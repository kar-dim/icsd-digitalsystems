==> flow/design.v <==
module fibonacci_behavioural(
    input clk,
    input reset,
    output [7:0]out
);
reg[7:0] prev;
reg[7:0] cur;
assign out = prev;  
always @(posedge clk or posedge reset) begin
    if (reset) begin
        prev <= 8'b00000000;
        cur <= 8'b00000001;
    end
    else begin
       prev <= cur;
       cur <= prev + cur;
    end
  end
endmodule
## From RTL to reports: fibonacci_behavioural

What the tools print for fibonacci_behavioural, step after step.
Lines are those of the file above, counted from 1.
Not given: -

| set-up | value |
|---|---|
| top module | fibonacci_behavioural |
| clock input | clk |
| library | sky130hd |
| timing corner | tt_025C_1v80 |

## Word level

Yosys after proc, flatten, opt, wreduce and memory -nomap, before mapping. Enables and synchronous resets that opt folds into registers are not counted as muxes. Memory bits, and registers merged into a memory's read port (data or address), are not among the register bits. Print and check cells are not counted. Equal cells are merged and count once.

| bit counts | value |
|---|---|
| register bits after elaboration | 16 |
| bits in latches | 0 |
| memory bits (writable) | 0 |
| bits in read-only memories | 0 |
| clocked read ports x word width | 0 |
| memories | 0 |
| word-level cells | 3 |

| operators by class | value |
|---|---|
| add/subtract/negate cells | 1 |
| $mul | 0 |
| divide/modulo/power cells | 0 |
| $lt $le $gt $ge | 0 |
| eq/ne operators | 0 |
| shift operators | 0 |
| mux-type cells | 0 |
| bitwise logic cells | 0 |
| reduce/logical cells | 0 |

Operators with widths:

| cell | count |
|---|---|
| adder 8 bit | 1 |

## Logic depth

Longest topological path by Yosys (ltp), each cell counted once; first at word level (registers and memories cut), then after technology mapping (sequential cells cut; the memories' decode and read muxes count).

| logic depth | value |
|---|---|
| depth in word-level cells | 1 |
| ABC_AREA | 0 |
| mapped depth | 6 |

## Synthesis result

The flow's flattened synthesis, as Yosys stat reports it; memories are mapped. The netlist is that of the ABC_AREA named above (0 if unset); the other value can give another one.
Totals and module areas in this step are rounded.

Cells by type:

| cell | count | area in all (um^2) |
|---|---|---|
| sky130_fd_sc_hd__dfrtp_1 | 15 | 375.36 |
| sky130_fd_sc_hd__ha_1 | 7 | 87.584 |
| sky130_fd_sc_hd__dfstp_2 | 1 | 26.275 |
| sky130_fd_sc_hd__a21oi_1 | 5 | 25.024 |
| sky130_fd_sc_hd__inv_1 | 6 | 22.522 |
| sky130_fd_sc_hd__o211ai_1 | 3 | 22.522 |
| sky130_fd_sc_hd__fa_1 | 1 | 20.019 |
| sky130_fd_sc_hd__xnor2_1 | 2 | 17.517 |
| sky130_fd_sc_hd__xor2_1 | 2 | 17.517 |
| sky130_fd_sc_hd__nor2b_4 | 1 | 13.763 |
| sky130_fd_sc_hd__o21ai_0 | 2 | 10.01 |
| sky130_fd_sc_hd__a221oi_1 | 1 | 8.758 |
| sky130_fd_sc_hd__o2bb2ai_1 | 1 | 8.758 |
| sky130_fd_sc_hd__o311ai_0 | 1 | 8.758 |
| sky130_fd_sc_hd__o311ai_1 | 1 | 8.758 |
| sky130_fd_sc_hd__o31a_1 | 1 | 8.758 |
| sky130_fd_sc_hd__a211oi_1 | 1 | 7.507 |
| sky130_fd_sc_hd__a21o_1 | 1 | 7.507 |

Not listed: further types 7, cells in them 7.

| synthesis totals | value |
|---|---|
| cells in the netlist | 59 |
| synthesis area | 737.0 um^2 |
| sequential part of the area | 401.6 um^2 |
| flip-flops | 16 |

## Worst setup path after synthesis

Path of least setup slack by OpenSTA after synthesis, without wires, with an ideal clock, recovery checks aside; 20% of the period is set as input and as output delay. Where synthesis merged equal registers, the netlist keeps one of their names.

| timing post-synthesis | value |
|---|---|
| path type | register to register |
| start | register cur[0] |
| end | register cur[6] |
| clock period | 2.49 ns |
| library setup time | 0.144 ns |
| launch time at the first pin | 0.000 ns |
| data arrival time | 1.499 ns |
| data required time | 2.346 ns |
| slack | 0.848 ns |
| delay of the path | 1.643 ns |
| stages | 7 |
| period reached after synthesis | 1.642 ns |

"delay of the path" is the arrival time less input delay plus setup time.
"stages" counts driving pins, that of a launching flip-flop among them; a cell with two outputs on the path counts twice.
"period reached after synthesis" is the clock period less the worst setup slack; recovery checks do not enter. This is arithmetic on one report: input and output delays are still those of the set period (20% each).
The rows between start and end are the longest chain of elaborated cells between them; the timing report does not say that the signal goes this way. Where chains are equally long, one stands for them.
Each line given opens the expression or statement behind the cell; cells for indexed reads and writes are added by Yosys, which also makes memories of some case tables.

| between the ends, post-synthesis | value |
|---|---|
| cells stage by stage | sky130_fd_sc_hd__dfstp_2 -> sky130_fd_sc_hd__ha_1 -> sky130_fd_sc_hd__inv_1 -> sky130_fd_sc_hd__fa_1 -> sky130_fd_sc_hd__nor2b_4 -> sky130_fd_sc_hd__o31a_1 -> sky130_fd_sc_hd__o311ai_1 |
| length of the longest elaborated chain | 1 |

RTL lines, path post-synthesis:

| what | RTL line | source |
|---|---|---|
| start: declaration | 7 | `reg[7:0] cur;` |
| start: assignment | 12 | `cur <= 8'b00000001;` |
| start: assignment | 16 | `cur <= prev + cur;` |
| adder 8 bit | 16 |  |
| end: assignment | 12 |  |
| end: assignment | 16 |  |
| end: declaration | 7 |  |

## Worst path after layout

Path of least setup slack in the final report of run A (OpenROAD, finished layout, wires in). Where an end is a register, its clock arrival counts in the times.

| timing post-layout | value |
|---|---|
| path type | register to register |
| start | register cur[0] |
| end | register cur[6] |
| clock period | 1.93 ns |
| library setup time | 0.13 ns |
| launch time at the first pin | 0.28 ns |
| data arrival time | 1.92 ns |
| data required time | 2.09 ns |
| slack | 0.17 ns |
| stages | 7 |

The rows between start and end are the longest chain of elaborated cells between them; the timing report does not say that the signal goes this way. Where chains are equally long, one stands for them.

| between the ends, post-layout | value |
|---|---|
| cells stage by stage | sky130_fd_sc_hd__dfstp_2 -> sky130_fd_sc_hd__ha_1 -> sky130_fd_sc_hd__inv_1 -> sky130_fd_sc_hd__fa_1 -> sky130_fd_sc_hd__nor2b_4 -> sky130_fd_sc_hd__o31a_1 -> sky130_fd_sc_hd__o311ai_1 |
| length of the longest elaborated chain | 1 |

RTL lines, path post-layout:

| what | RTL line | source |
|---|---|---|
| start: declaration | 7 | `reg[7:0] cur;` |
| start: assignment | 12 | `cur <= 8'b00000001;` |
| start: assignment | 16 | `cur <= prev + cur;` |
| adder 8 bit | 16 |  |
| end: assignment | 12 |  |
| end: assignment | 16 |  |
| end: declaration | 7 |  |

Wiki page: fibonacci_behavioural / flow data

Settings and measured results of 2 stored flow runs for module fibonacci_behavioural (sky130hd), not sorted in any way. The constraints put input and output delay at 20% of the set period each and load the outputs with 0.01 pF.
By "achieved period" is meant the clock period of the run minus its worst setup slack. This is arithmetic on one report: input and output delays are still those of the set period (20% each).
"worst setup path time" = time allowed to the worst setup path (clock period - input delay - output delay, where it has them) - its slack; a late launch clock adds to it, a late capture clock takes from it.
"power consumption": no workload was simulated; the value follows from the tool's default switching activity.
Values from the reports are rounded here.

#### Run A

| setting | value |
|---|---|
| period_ns | `1.93` |
| CAP_MARGIN | `20` |
| CORE_MARGIN | `2` |
| CORE_UTILIZATION | `40` |
| SLEW_MARGIN | `20` |

| result | value |
|---|---|
| post-synthesis cell area | 737.0 um^2 |
| die area | 2,202 um^2 |
| standard-cell area after routing | 894.6 um^2 |
| utilization after layout | 51.8% |
| smallest setup slack | 0.165 ns |
| sum of negative setup slack | 0.000 ns |
| worst-case hold slack | 0.379 ns |
| power consumption | 0.000563 W |
| achieved period | 1.765 ns |
| worst setup path time | 1.76 ns |
| kind of the worst setup path | register to register |

#### Run B

| setting | value |
|---|---|
| period_ns | `1.83` |
| CORE_UTILIZATION | `52` |
| CORE_ASPECT_RATIO | `1.16` |
| CORE_MARGIN | `2` |
| TNS_END_PERCENT | `45` |
| MIN_ROUTING_LAYER | `met1` |
| MAX_ROUTING_LAYER | `met5` |
| CAP_MARGIN | `20` |
| SLEW_MARGIN | `20` |

| result | value |
|---|---|
| post-synthesis cell area | 737.0 um^2 |
| die area | 1,735 um^2 |
| standard-cell area after routing | 875.8 um^2 |
| utilization after layout | 66.7% |
| smallest setup slack | 0.154 ns |
| sum of negative setup slack | 0.000 ns |
| worst-case hold slack | 0.388 ns |
| power consumption | 0.0005447 W |
| achieved period | 1.676 ns |
| worst setup path time | 1.68 ns |
| kind of the worst setup path | register to register |
